==> flow/design.v <==
module paraller_to_serial
(
    input   wire                    sys_clk         ,
    input   wire                    sys_rst_n       ,
    input   wire    signed  [11:0]  DCT_data_o_z0   ,
    input   wire    signed  [11:0]  DCT_data_o_z1   ,
    input   wire    signed  [11:0]  DCT_data_o_z2   ,
    input   wire    signed  [11:0]  DCT_data_o_z3   ,
    input   wire    signed  [11:0]  DCT_data_o_z4   ,
    input   wire    signed  [11:0]  DCT_data_o_z5   ,
    input   wire    signed  [11:0]  DCT_data_o_z6   ,
    input   wire    signed  [11:0]  DCT_data_o_z7   ,
    input   wire                    data_en         ,
    output  reg     signed  [11:0]  DCT_data        ,
    output  reg                     ZigZag_start    
);
reg     [2:0]   cnt     ;
reg     [95:0]  DCT_temp;
reg     start_temp      ;
always@(posedge sys_clk or negedge sys_rst_n)
    if(sys_rst_n==1'b0)
        begin
            start_temp<=1'b0;
            ZigZag_start<=1'b0;
        end
    else if(data_en==1'b1)
            start_temp<=1'b1;
    else if(start_temp==1'b1)
        ZigZag_start<=1'b1;
    else
        begin
            start_temp<=1'b0;
            ZigZag_start<=ZigZag_start;
        end
always@(posedge sys_clk or negedge sys_rst_n)
    if(sys_rst_n==1'b0)
        DCT_temp<=96'd0;
    else if(data_en==1'b1)
        DCT_temp<={DCT_data_o_z0,DCT_data_o_z1,DCT_data_o_z2,DCT_data_o_z3,DCT_data_o_z4,       DCT_data_o_z5,DCT_data_o_z6,DCT_data_o_z7};
    else 
        DCT_temp<=DCT_temp;
always@(posedge sys_clk or negedge sys_rst_n)
    if(sys_rst_n==1'b0)
        cnt<=3'd0;
    else if(data_en==1'b1 || cnt==3'd7)
        cnt<=3'd0;
    else 
        cnt<=cnt+1'b1;
always@(posedge sys_clk or negedge sys_rst_n)
    if(sys_rst_n==1'b0)
        DCT_data<=12'd0;
    else
        case(cnt)
            3'd0:   DCT_data<=DCT_temp[95:84];
            3'd1:   DCT_data<=DCT_temp[83:72];
            3'd2:   DCT_data<=DCT_temp[71:60];
            3'd3:   DCT_data<=DCT_temp[59:48];
            3'd4:   DCT_data<=DCT_temp[47:36];
            3'd5:   DCT_data<=DCT_temp[35:24];
            3'd6:   DCT_data<=DCT_temp[23:12];
            3'd7:   DCT_data<=DCT_temp[11:0 ];
            default:DCT_data<=DCT_data     ;
        endcase
endmodule
# --- Reports on paraller_to_serial ---
# What the tools print for paraller_to_serial, step after step.
# Lines are those of the file above, counted from 1.
# Cell names lack the library's common part.
design:
  top_module: "paraller_to_serial"
  clock: "sys_clk"
  lib: "sky130hd"
  corner: "tt_025C_1v80"

# --- Elaborated design ---
# Yosys after proc, flatten, opt, wreduce and memory -nomap, before mapping. Enables and synchronous resets that opt folds into registers are not counted as muxes. Memory bits, and registers merged into a memory's read port (data or address), are not among the register bits. Print and check cells are not counted. Equal cells are merged and count once.
word_totals:
  reg_bits: 113
  latchBits: 0
  ramBits: 0
  rom_bits: 0
  clocked_rd_ports_x_width: 0
  mem_count: 0
  output_inout_bits: 13
  wordCells: 21
op_classes:
  n_addsub: 1
  multipliers: 0
  div: 0
  compare: 0
  equal: 7
  shifts: 0
  n_mux: 4
  n_logic: 1
  n_reduce_logical: 3
ops:
  columns: ["op", "n"]
  rows:
  - ["12-bit parallel mux with 8-bit select", 1]
  - ["3-bit == test (second input constant)", 4]
  - ["3-bit by 2-bit == test with 1-bit output (second input constant)", 2]
  - ["3-bit by 1-bit adder with 3-bit output (second input constant)", 1]
  - ["3-bit by 1-bit == test with 1-bit output (second input constant)", 1]
  - ["3-bit logical NOT", 1]
  - ["3-bit 2-to-1 mux", 1]
  - ["2-bit AND reduction", 1]
  - ["1-bit 2-to-1 mux", 2]
  - ["1-bit logical OR", 1]
  - ["1-bit NOT", 1]

# --- Longest topological paths ---
# Longest topological path by Yosys (ltp), each cell counted once; first at word level (registers and memories cut), then after technology mapping (sequential cells cut; the memories' decode and read muxes count).
logic_depth:
  word_depth: 3
  ABC_AREA: 0
  depth_mapped: 9
  mapped_depth_nobuf: 5

# --- Synthesis result ---
# Yosys stat after the flow's synthesis: flattened, memories mapped to cells. It holds for the ABC_AREA given above (unset counts as 0); a run with the other value may have another netlist.
mapped:
  cells: 336
  synth_area_um2: 4872.2
  seq_area_um2: 2827.7
  ffs: 113
by_type:
  columns: ["cell_type", "n", "area_total_um2"]
  rows:
  - ["dfrtp_1", 113, 2.83E+03]
  - ["mux2_2", 108, 1.22E+03]
  - ["a41oi_2", 10, 162.656]
  - ["a222oi_1", 12, 120.115]
  - ["a22o_1", 12, 105.101]
  - ["nand2_1", 24, 90.086]
  - ["ha_1", 7, 87.584]
  - ["nor3_1", 14, 70.067]
  - ["buf_2", 10, 50.048]
  - ["clkbuf_1", 12, 45.043]
  - ["a41oi_1", 2, 17.517]
  - ["inv_1", 4, 15.014]
  - ["buf_6", 1, 11.261]
  - ["or4_4", 1, 11.261]
  - ["or2_4", 1, 8.758]
  - ["a21o_1", 1, 7.507]
  - ["nor3b_1", 1, 7.507]
  - ["and2_1", 1, 6.256]
# Other cell types: 2; their cells: 2.

# --- Timing after synthesis ---
# Path of least setup slack by OpenSTA after synthesis, without wires, with an ideal clock, recovery checks aside; 20% of the period is set as input and as output delay. Where synthesis merged equal registers, the netlist keeps one of their names.
synth_timing:
  path_kind: "reg-to-reg"
  startpoint: "reg cnt[2]"
  endpoint: "reg DCT_data[0]"
  period_ns: 3.0
  t_first_pin_ns: 0.000
  arrival_time_ns: 2.331
  required_ns: 2.855
  slack_ns: 0.524
  delay_ns: 2.476
  stages: 10
  n_path_buf: 4
  synth_period_reached_ns: 2.476
# "delay_ns" = arrival - input delay + setup time.
# "stages" counts driving pins, that of a launching flip-flop among them; a cell with two outputs on the path counts twice.
# "synth_period_reached_ns" is the clock period less the worst setup slack; recovery checks do not enter. This is arithmetic on one report: input and output delays are still those of the set period (20% each).
# Between the ends stands the longest chain of elaborated cells between them, by number of cells; it is not shown to be the way that was timed. Of several equally long chains one is given.
# Each line given opens the expression or statement behind the cell; cells for indexed reads and writes are added by Yosys, which also makes memories of some case tables.
# A register here has more assigning lines than the two given.
synth_via:
  cell_sequence: "dfrtp_1 -> buf_2 -> buf_2 -> clkbuf_1 -> inv_1 -> ha_1 -> or4_4 -> clkbuf_1 -> nor3_1 -> a41oi_2"
  elab_chain_cells: 2
  cone_cells: 9
  classes_between: "7 x eq/ne; 1 x mux; 1 x reduce/logical"
synth_rtl:
  columns: ["element", "line_no", "rtl"]
  rows:
  - ["start, declared", 17, "reg     [2:0]   cnt     ;"]
  - ["start, assigned", 44, "cnt<=3'd0;"]
  - ["start, assigned", 48, "cnt<=cnt+1'b1;"]
  - ["3-bit == test", 53, "case(cnt)"]
  - ["12-bit parallel mux with 8-bit select", 53, null]
  - ["end, assigned", 54, "3'd0:   DCT_data<=DCT_temp[95:84];"]
  - ["end, assigned", 55, "3'd1:   DCT_data<=DCT_temp[83:72];"]
  - ["end, declared", 14, "output  reg     signed  [11:0]  DCT_data        ,"]

# --- Path in the finished layout ---
# From the final timing report of flow run A: the path of least setup slack in the routed layout; clock arrival at registers is part of the times.
layout_timing:
  path_kind: "reg-to-reg"
  startpoint: "reg cnt[1]"
  endpoint: "reg DCT_data[7]"
  period_ns: 1.81
  t_first_pin_ns: 0.51
  arrival_time_ns: 2.47
  required_ns: 2.15
  slack_ns: -0.32
  stages: 6
  n_path_buf: 1
# Between the ends stands the longest chain of elaborated cells between them, by number of cells; it is not shown to be the way that was timed. Of several equally long chains one is given.
# A register here has more assigning lines than the two given.
layout_via:
  cell_sequence: "dfrtp_2 -> ha_4 -> ha_4 -> buf_8 -> a222oi_1 -> a41oi_2"
  elab_chain_cells: 2
  cone_cells: 9
  classes_between: "7 x eq/ne; 1 x mux; 1 x reduce/logical"
layout_rtl:
  columns: ["element", "line_no", "rtl"]
  rows:
  - ["start, declared", 17, "reg     [2:0]   cnt     ;"]
  - ["start, assigned", 44, "cnt<=3'd0;"]
  - ["start, assigned", 48, "cnt<=cnt+1'b1;"]
  - ["3-bit == test", 53, "case(cnt)"]
  - ["12-bit parallel mux with 8-bit select", 53, null]
  - ["end, assigned", 54, "3'd0:   DCT_data<=DCT_temp[95:84];"]
  - ["end, assigned", 55, "3'd1:   DCT_data<=DCT_temp[83:72];"]
  - ["end, declared", 14, "output  reg     signed  [11:0]  DCT_data        ,"]

Appendix: measured runs

paraller_to_serial through Yosys and OpenROAD on sky130hd: 2 stored runs, unordered, with their settings and measured results. The constraints put input and output delay at 20% of the set period each and load the outputs with 0.01 pF.
"achieved_clock_period_ns" is the run's clock period less its worst setup slack. It is reckoned from that one timing run; input and output delays stay at 20% of the period that was set.
"worst_path_ns": the worst setup path's part of the clock period (all of it between registers, 20% less for each end at a port) less its slack. A launch clock that arrives late makes it longer, a capture clock that arrives late makes it shorter.
"fin_power_w" is the tool's figure for a default switching activity; nothing was simulated.

--- flow run A ---
==> flow/run.sh <==
#!/bin/bash
# the make line also repeats the synthesis and layout settings of config.mk as NAME=value (left out here)
make -C /OpenROAD-flow-scripts/flow DESIGN_CONFIG=/design/flow/config.mk WORK_HOME=/design/flow/orfs CLKGATE_MAP_FILE= finish
==> flow/config.mk <==
export PLATFORM = sky130hd
export DESIGN_NAME = paraller_to_serial
export DESIGN_NICKNAME = paraller_to_serial
export VERILOG_FILES = /design/flow/design.v
export SDC_FILE = /design/flow/constraint.sdc
export NUM_CORES = 4
export LEC_CHECK = 0
export CAP_MARGIN = 15
export CELL_PAD_IN_SITES_GLOBAL_PLACEMENT = 1
export CORE_MARGIN = 9
export CORE_UTILIZATION = 45
export CTS_CLUSTER_DIAMETER = 137
export GPL_TIMING_DRIVEN = 0
export MAX_ROUTING_LAYER = met5
export MIN_ROUTING_LAYER = met2
export SLEW_MARGIN = 20
==> flow/constraint.sdc <==
create_clock -name core_clock -period 1.81 [get_ports {sys_clk}]
set_input_delay 0.3620 -clock core_clock [delete_from_list [all_inputs] [get_ports {sys_clk}]]
set_output_delay 0.3620 -clock core_clock [all_outputs]
set_load 0.01 [all_outputs]

==> results, as YAML <==
results:
  worst_path_ns: 2.13
  worst_setup_path_type: "reg-to-reg"
  layout_stdcell_area_um2: 7150.6
  util_pct: 68.6
  die_area_um2: 14897.4
  yosys.chip_area_um2: 4872.2
  worst_setup_slack_ns: -0.315
  achieved_clock_period_ns: 2.125
  setup_tns_ns: -2.683
  fin_power_w: 0.007652

--- flow run B ---
==> flow/run.sh <==
#!/bin/bash
# the make line also repeats the synthesis and layout settings of config.mk as NAME=value (left out here)
make -C /OpenROAD-flow-scripts/flow DESIGN_CONFIG=/design/flow/config.mk WORK_HOME=/design/flow/orfs CLKGATE_MAP_FILE= finish
==> flow/config.mk <==
export PLATFORM = sky130hd
export DESIGN_NAME = paraller_to_serial
export DESIGN_NICKNAME = paraller_to_serial
export VERILOG_FILES = /design/flow/design.v
export SDC_FILE = /design/flow/constraint.sdc
export NUM_CORES = 4
export LEC_CHECK = 0
export CAP_MARGIN = 20
export CELL_PAD_IN_SITES_GLOBAL_PLACEMENT = 2
export CORE_MARGIN = 2
export CORE_UTILIZATION = 24
export CTS_CLUSTER_SIZE = 78
export MIN_ROUTING_LAYER = met1
export PLACE_DENSITY_LB_ADDON = 0.09
export SLEW_MARGIN = 20
==> flow/constraint.sdc <==
create_clock -name core_clock -period 2.48 [get_ports {sys_clk}]
set_input_delay 0.4960 -clock core_clock [delete_from_list [all_inputs] [get_ports {sys_clk}]]
set_output_delay 0.4960 -clock core_clock [all_outputs]
set_load 0.01 [all_outputs]

==> results, as YAML <==
results:
  achieved_clock_period_ns: 2.235
  fin_power_w: 0.005892
  worst_setup_slack_ns: 0.245
  die_area_um2: 21456.4
  layout_stdcell_area_um2: 7013.0
  yosys.chip_area_um2: 4872.2
  setup_tns_ns: 0.000
  util_pct: 34.9
  worst_path_ns: 2.24
  worst_setup_path_type: "reg-to-reg"
