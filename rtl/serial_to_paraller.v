==> flow/design.v <==
module serial_to_paraller
(
    input   wire                    sys_clk         ,
    input   wire                    sys_rst_n       ,
    input   wire    signed  [7:0]   img_out         ,
    input   wire                    rd_end          ,
    output  reg                     change_end      ,
    output  reg             [95:0]  Dct_data_in
);
reg     [2:0]   cnt     ;
reg     [7:0]   img_reg ;
always@(posedge sys_clk or negedge sys_rst_n)
    if(sys_rst_n==1'b0)
        img_reg<=8'd0;
    else
        img_reg<=img_out;
always@(posedge sys_clk or negedge sys_rst_n)
    if(sys_rst_n==1'b0)
        cnt<=3'd0;
    else if(rd_end==1'b1 || cnt==3'd7)
        cnt<=3'd0;
    else
        cnt<=cnt+1'b1;
always@(posedge sys_clk or negedge sys_rst_n)
    if(sys_rst_n==1'b0)
        change_end<=1'b0;
    else if(rd_end==1'b0)
        change_end<=1'b0;
    else if(cnt==3'd7)
        change_end<=1'b1;
    else
        change_end<=change_end;
always@(posedge sys_clk or negedge sys_rst_n)
    if(sys_rst_n==1'b0)
        Dct_data_in<=95'd0;
    else
        case(cnt)
            3'd0:   Dct_data_in[11:0 ]<={{4{img_reg[7]}},img_reg};
            3'd1:   Dct_data_in[23:12]<={{4{img_reg[7]}},img_reg};
            3'd2:   Dct_data_in[35:24]<={{4{img_reg[7]}},img_reg};
            3'd3:   Dct_data_in[47:36]<={{4{img_reg[7]}},img_reg};
            3'd4:   Dct_data_in[59:48]<={{4{img_reg[7]}},img_reg};
            3'd5:   Dct_data_in[71:60]<={{4{img_reg[7]}},img_reg};
            3'd6:   Dct_data_in[83:72]<={{4{img_reg[7]}},img_reg};
            3'd7:   Dct_data_in[95:84]<={{4{img_reg[7]}},img_reg};
            default:Dct_data_in<=Dct_data_in;
        endcase
endmodule
* Tool chain data of serial_to_paraller
Tool output for the design above, in the order of the flow. Line numbers count from 1 in the design file above. Operators: Yosys type, input widths -> output width; for muxes data width and select width s. Library cell names are shortened. A cell with -- has no value.
Set-up: top serial_to_paraller, clock sys_clk, standard-cell library sky130hd, corner tt_025C_1v80

* Elaborated design
Counts by Yosys on the flattened word-level netlist (proc, flatten, opt, wreduce; memories kept). Register bits leave out memories and registers merged into their read ports (data or address). Print and check cells are left out. Cells with the same type and inputs are merged into one.
Storage and ports: bits in registers 76, latch bits 0, RAM bits 0, bits in read-only memories 0, clocked read ports x word width 0, memories 0, bits of input ports 11, cells after elaboration 25
Cells by class: add/subtract/negate cells 1, $mul 0, divide/modulo/power cells 0, order comparisons 0, eq/ne operators 8, shift operators 0, mux-type cells 3, bitwise operators 0, reduce/logical cells 2
Operators with widths (number):
- $eq 3x3->1 const B | 4
- $eq 3x2->1 const B | 2
- $add 3x1->3 const B | 1
- $eq 3x1->1 const B | 1
- $logic_not 3->1 | 1
- $mux 3 | 1
- $ne 2x1->1 const B | 1
- $mux 1 | 2
- $logic_or 1x1->1 | 1

* Logic depth
Depth = most cells in a row (Yosys ltp): at word level without a register or memory, in the mapped netlist without a sequential cell, where the memories' decode and read muxes count.
Logic depth: word-level depth 3, ABC_AREA 0, gate-level depth with buffers 5, depth with buffers taken out 4

* Mapped cells and area
Source: synth_stat.txt of the flow (Yosys; design flattened, memories mapped). It holds for the ABC_AREA given above (unset counts as 0); a run with the other value may have another netlist.
Mapped netlist: cells in the netlist 197, chip area (Yosys) 3179.3 um^2, sequential area 1901.8 um^2, mapped flip-flops 76
Cell types:
- dfrtp_1 | number 76, total area 1.9E+03 um^2
- mux2_2 | number 40, total area 450.432 um^2
- mux2_4 | number 24, total area 360.346 um^2
- buf_4 | number 32, total area 240.23 um^2
- ha_1 | number 6, total area 75.072 um^2
- buf_6 | number 4, total area 45.043 um^2
- nand2b_4 | number 3, total area 41.29 um^2
- nand2_2 | number 3, total area 18.768 um^2
- inv_1 | number 3, total area 11.261 um^2
- buf_2 | number 2, total area 10.01 um^2
- nor3_1 | number 2, total area 10.01 um^2
- nor3b_1 | number 1, total area 7.507 um^2
- o21a_1 | number 1, total area 7.507 um^2

* Timing after synthesis
Path of least setup slack by OpenSTA after synthesis, without wires, with an ideal clock, recovery checks aside; 20% of the period is set as input and as output delay. Where synthesis merged equal registers, the netlist keeps one of their names.
Timing path after synthesis: path type register to register, start reg cnt[0], end reg Dct_data_in[85], period 1.3 ns, setup time 0.125 ns, data arrival time 1.258 ns, slack -0.082 ns, path delay 1.383 ns, driving pins on the path 5, path buffers 1, synthesis period reached 1.382 ns
"path delay" = arrival - input delay + setup time. "driving pins on the path": output pins that drive a net of the path, with the launching flip-flop's if there is one; two outputs of one cell count as two. "synthesis period reached" is the clock period less the worst setup slack; recovery checks do not enter. This is arithmetic on one report: input and output delays are still those of the set period (20% each). The rows between start and end are the longest chain of elaborated cells between them; the timing report does not say that the signal goes this way. Where chains are equally long, one stands for them. Each line given opens the expression or statement behind the cell; cells for indexed reads and writes are added by Yosys, which also makes memories of some case tables. At most two assigning lines are given for a register; there are more.
On the way, after synthesis: cells stage by stage dfrtp_1 -> ha_1 -> ha_1 -> buf_2 -> mux2_2, cells in the longest elaborated chain 1
RTL lines, path after synthesis:
- from (decl) | line 10 | reg     [2:0]   cnt     ;
- from (assign) | line 19 | cnt<=3'd0;
- from (assign) | line 23 | cnt<=cnt+1'b1;
- $eq 3x3->1 | line 37 | case(cnt)
- to (assign) | line 45 | 3'd7:   Dct_data_in[95:84]<={{4{img_reg[7]}},img_reg};
- to (assign) | line 46 | default:Dct_data_in<=Dct_data_in;
- to (decl) | line 8 | output  reg             [95:0]  Dct_data_in

* Path in the finished layout
Path of least setup slack in the final report of stored run 1 (OpenROAD, finished layout, wires in). Where an end is a register, its clock arrival counts in the times.
Timing path after layout: path type register to output, start reg (no name shown), end out Dct_data_in[69], period 2.31 ns, data arrival time 1.35 ns, slack 0.49 ns, driving pins on the path 2, path buffers 1
On the way, after layout: cells stage by stage dfrtp_1 -> clkdlybuf4s50_1, cells in the longest elaborated chain 0
RTL lines, path after layout:
- to (decl) | line 8 | output  reg             [95:0]  Dct_data_in

Settings and measured results of 2 stored flow runs for module serial_to_paraller (sky130hd), not sorted in any way. The constraints put input and output delay at 20% of the set period each and load the outputs with 0.01 pF.
"period achieved": clock period set for the run, less the worst setup slack. It is reckoned from that one timing run; input and output delays stay at 20% of the period that was set.

* Stored run 1 | settings: period_ns 2.31; CAP_MARGIN 20; CORE_MARGIN 2; CORE_UTILIZATION 40; SLEW_MARGIN 20 | results: post-route utilization 55.6 %; period achieved 1.815 ns; synthesized cell area 3,179.3 um^2; std-cell area (final layout) 4,297.9 um^2; worst setup slack after layout 0.495 ns; overall die area 8,676.9 um^2; final setup TNS 0.000 ns
* Stored run 2 | settings: period_ns 1.07; CORE_UTILIZATION 49; SETUP_SLACK_MARGIN 0.22; PLACE_DENSITY_LB_ADDON 0.15; HOLD_SLACK_MARGIN -0.09; CORE_ASPECT_RATIO 0.57; CORE_MARGIN 8; CELL_PAD_IN_SITES_GLOBAL_PLACEMENT 1; GPL_TIMING_DRIVEN 1; GPL_ROUTABILITY_DRIVEN 0; CAP_MARGIN 20; SLEW_MARGIN 20 | results: post-route utilization 78.8 %; period achieved 1.373 ns; synthesized cell area 3,179.3 um^2; std-cell area (final layout) 5,013.6 um^2; worst setup slack after layout -0.303 ns; overall die area 9,424.4 um^2; final setup TNS -19.485 ns
